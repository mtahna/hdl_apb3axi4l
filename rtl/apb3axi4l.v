==> flow/design.v <==
module apb3axi4l #(
  parameter ADDR_WIDTH = 12 ,  
  parameter DATA_WIDTH = 32    
)(
  input  wire                  clk        ,  
  input  wire                  resetn     ,  
  input  wire                  psel       ,  
  input  wire                  pwrite     ,  
  input  wire                  penable    ,  
  input  wire [ADDR_WIDTH-1:0] paddr      ,  
  input  wire [DATA_WIDTH-1:0] pwdata     ,  
  output reg  [DATA_WIDTH-1:0] prdata     ,  
  output reg                   pready     ,  
  output reg                   pslverr    ,  
  output reg  [ADDR_WIDTH-1:0] awaddr     ,  
  output reg                   awvalid    ,  
  input  wire                  awready    ,  
  output reg  [DATA_WIDTH-1:0] wdata      ,  
  output reg                   wvalid     ,  
  input  wire                  wready     ,  
  input  wire [1:0]            bresp      ,  
  input  wire                  bvalid     ,  
  output wire                  bready     ,  
  output reg  [ADDR_WIDTH-1:0] araddr     ,  
  output reg                   arvalid    ,  
  input  wire                  arready    ,  
  input  wire [DATA_WIDTH-1:0] rdata      ,  
  input  wire [1:0]            rresp      ,  
  input  wire                  rvalid     ,  
  output wire                  rready        
);
  wire s_write_req = psel & (~penable) & pwrite;
  wire s_read_req = psel & (~penable) & (~pwrite);
  wire s_awch_hs = awvalid & awready;
  always @(posedge clk or negedge resetn) begin
    if (~resetn) begin
      awvalid <= 1'b0;
    end else begin
      if      (s_write_req) awvalid <= 1'b1;
      else if (s_awch_hs  ) awvalid <= 1'b0;
    end
  end
  always @(posedge clk or negedge resetn) begin
    if (~resetn) begin
      awaddr <= {ADDR_WIDTH{1'b0}};
    end else begin
      if (s_write_req) awaddr <= paddr;
    end
  end
  wire s_wch_hs = wvalid & wready;
  always @(posedge clk or negedge resetn) begin
    if (~resetn) begin
      wvalid <= 1'b0;
    end else begin
      if      (s_awch_hs) wvalid <= 1'b1;
      else if (s_wch_hs ) wvalid <= 1'b0;
    end
  end
  always @(posedge clk or negedge resetn ) begin
    if (~resetn) begin
      wdata <= {DATA_WIDTH{1'b0}};
    end else begin
      if (s_awch_hs) wdata <= pwdata;
    end
  end
  wire s_bch_hs = bvalid & bready;
  assign bready = 1'b1;
  wire s_arch_hs = arvalid & arready;
  always @(posedge clk or negedge resetn) begin
    if (~resetn) begin
      arvalid <= 1'b0;
    end else begin
      if      (s_read_req) arvalid <= 1'b1;
      else if (s_arch_hs ) arvalid <= 1'b0;
    end
  end
  always @(posedge clk or negedge resetn) begin
    if (~resetn) begin
      araddr <= {ADDR_WIDTH{1'b0}};
    end else begin
      if (s_read_req) araddr <= paddr;
    end
  end
  wire s_rch_hs = rvalid & rready;
  assign rready = 1'b1;
  always @(posedge clk or negedge resetn) begin
    if (~resetn) begin
      prdata <= {DATA_WIDTH{1'b0}};
    end else begin
      if (s_rch_hs) prdata <= rdata;
    end
  end
  always @(posedge clk or negedge resetn) begin
    if (~resetn) begin
      pready <= 1'b1;
    end else begin
      if      (s_bch_hs    | s_rch_hs  ) pready <= 1'b1;
      else if (s_write_req | s_read_req) pready <= 1'b0;
    end
  end
  always @(posedge clk or negedge resetn) begin
    if (~resetn) begin
      pslverr <= 1'b0;
    end else begin
      pslverr <= (s_bch_hs & bresp[1]) | (s_rch_hs & rresp[1]);
    end
  end
endmodule
# Step by step through the tools: apb3axi4l
# The steps from the RTL of apb3axi4l to its reports follow in flow order.
# Line numbers count from 1 in the design file above.
# Cell names lack the library's common part.
# The mark n/a stands for no value.
[design]
design = "apb3axi4l"
clk_port = "clk"
lib = "sky130hd"
lib_corner = "tt_025C_1v80"

# Word-level counts
# Counts by Yosys on the flattened word-level netlist (proc, flatten, opt, wreduce; memories kept). Register bits leave out memories and registers merged into their read ports (data or address). Print and check cells are left out. Cells with the same type and inputs are merged into one.
[bits]
regBits = 93
in_bits = 90
output_inout_bits = 95
elab_cells = 34
[classes]
n_mux = 8
bitwise = 13
reduce_logical = 4
[op_table]
columns = ["op", "n"]
rows = [
  ["AND 1 bit", 8],
  ["nonzero test 2 bit", 4],
  ["2-to-1 mux 1 bit", 8],
  ["OR 1 bit", 3],
  ["inverter 1 bit", 2],
]

# Longest topological paths
# Depth = most cells in a row (Yosys ltp): at word level without a register or memory, in the mapped netlist without a sequential cell, where the memories' decode and read muxes count.
[logic_depth]
depth_word = 6
ABC_AREA = 0
ltp_mapped = 3
depth_no_buf = 2

# After synthesis
# Yosys stat after the flow's synthesis: flattened, memories mapped to cells. It holds for the ABC_AREA given above (unset counts as 0); a run with the other value may have another netlist.
# Totals and module areas in this step are rounded.
[synth_totals]
cell_count = 205
area_um2 = 3491
sequential_area_um2 = 2328
ffs = 93
[types]
columns = ["type", "n", "area_total_um2"]
rows = [
  ["dfrtp_1", 92, 2.3E+03],
  ["mux2_2", 88, 990.95],
  ["buf_2", 7, 35.034],
  ["dfstp_2", 1, 26.275],
  ["buf_6", 2, 22.522],
  ["nand3b_4", 1, 20.019],
  ["nor3b_4", 1, 18.768],
  ["buf_4", 2, 15.014],
  ["inv_1", 3, 11.261],
  ["o21ai_0", 2, 10.01],
  ["a211o_1", 1, 8.758],
  ["a22o_1", 1, 8.758],
  ["or2b_1", 1, 7.507],
  ["o22ai_1", 1, 6.256],
  ["conb_1", 1, 3.754],
  ["nand2_1", 1, 3.754],
]

# Timing after synthesis
# OpenSTA on the mapped netlist: ideal clock, no wires. The path of least setup slack (recovery checks aside). Input and output delay are each 20% of the period. Register names are those of the netlist, which keeps one name where synthesis merged equal registers.
[synth_path]
path_kind = "reg2reg"
start = "register awvalid"
end = "register wdata[10]"
clock_period_ns = 1.66
setup_ns = 0.125
launch_ns = 0.000
arrival_time_ns = 1.132
slack_ns = 0.403
delay_ns = 1.257
driving_pins = 4
synth_period_reached_ns = 1.257
# "delay_ns" = arrival - input delay + setup time.
# "driving_pins" counts driving pins, that of a launching flip-flop among them; a cell with two outputs on the path counts twice.
# "synth_period_reached_ns" = period - worst setup slack (recovery checks aside). The figure is calculated, with input and output delays left at 20% of the set period.
# Between the ends stands the longest chain of elaborated cells between them, by number of cells; it is not shown to be the way that was timed. Of several equally long chains one is given.
# Each line given opens the expression or statement behind the cell; cells for indexed reads and writes are added by Yosys, which also makes memories of some case tables.
# A register here has more assigning lines than the two given.
[synth_via]
path_cell_list = "dfrtp_1 > nand2_1 > buf_2 > mux2_2"
elab_chain_cells = 1
[synth_rtl]
columns = ["item", "line", "text"]
rows = [
  ["start: declaration", 16, "output reg                   awvalid    ,"],
  ["start: assignment", 37, "awvalid <= 1'b0;"],
  ["start: assignment", 39, "if      (s_write_req) awvalid <= 1'b1;"],
  ["AND 1 bit", 34, "wire s_awch_hs = awvalid & awready;"],
  ["end: assignment", 61, "wdata <= {DATA_WIDTH{1'b0}};"],
  ["end: assignment", 63, "if (s_awch_hs) wdata <= pwdata;"],
  ["end: declaration", 18, "output reg  [DATA_WIDTH-1:0] wdata      ,"],
]

# Timing after layout
# Path of least setup slack in the final report of stored run 1 (OpenROAD, finished layout, wires in). Where an end is a register, its clock arrival counts in the times.
[layout_path]
path_kind = "reg2out"
start = "register araddr[0]"
end = "output araddr[0]"
clock_period_ns = 1.31
output_delay_ns = 0.26
launch_ns = 0.33
arrival_time_ns = 1.02
slack_ns = 0.03
driving_pins = 2
[layout_via]
path_cell_list = "dfrtp_1 > dlygate4sd2_1"
elab_chain_cells = 0
[layout_rtl]
columns = ["item", "line", "text"]
rows = [
  ["start: declaration", 24, "output reg  [ADDR_WIDTH-1:0] araddr     ,"],
  ["start: assignment", 79, "araddr <= {ADDR_WIDTH{1'b0}};"],
  ["start: assignment", 81, "if (s_read_req) araddr <= paddr;"],
  ["end: declaration", 24, ""],
]

# Module apb3axi4l, platform sky130hd: 2 stored runs of the flow (Yosys, OpenROAD) with differing settings, in no particular order. Input and output delays are each 20% of the period that was set; the output load is 0.01 pF.
# "achieved_clock_period_ns" is the run's clock period less its worst setup slack. It is reckoned from that one timing run; input and output delays stay at 20% of the period that was set.
# "worst_path_allowed_less_slack_ns" is the time allowed to the run's worst setup path (the clock period less input and output delay, where it has them) less its slack. Clock arrival times count: a late capture clock shortens it, a late launch clock lengthens it.
# By "total_power_mw" is meant OpenSTA's value without simulated activity: inputs other than the clock are taken to toggle once in ten clock periods, and the tool carries that through the logic.
# The results are shown rounded.

[[run]]
name = "stored run 1"
[run.settings]
period_ns = 1.31
CORE_UTILIZATION = 45
CAP_MARGIN = 20
CORE_MARGIN = 2
SLEW_MARGIN = 20
[run.results]
worst_path_allowed_less_slack_ns = 1.02
worst_path_kind = "reg2out"
cell_area_final_um2 = 5660
die_area_um2 = 8478
total_power_mw = 7.580
worstSetupSlack_ns = 0.028
fin_util_pct = 74.4
setupTns_ns = 0.000
post_synth_area_um2 = 3491
achieved_clock_period_ns = 1.282

[[run]]
name = "stored run 2"
[run.settings]
period_ns = 1.03
CORE_UTILIZATION = 61
SETUP_SLACK_MARGIN = 0.05
PLACE_DENSITY = 0.56
TNS_END_PERCENT = 95
CTS_CLUSTER_SIZE = 64
CTS_CLUSTER_DIAMETER = 327
MIN_ROUTING_LAYER = "met2"
CAP_MARGIN = 20
CORE_MARGIN = 2
SLEW_MARGIN = 20
[run.results]
outcome = "unfinished; error GPL-0301 in placement"
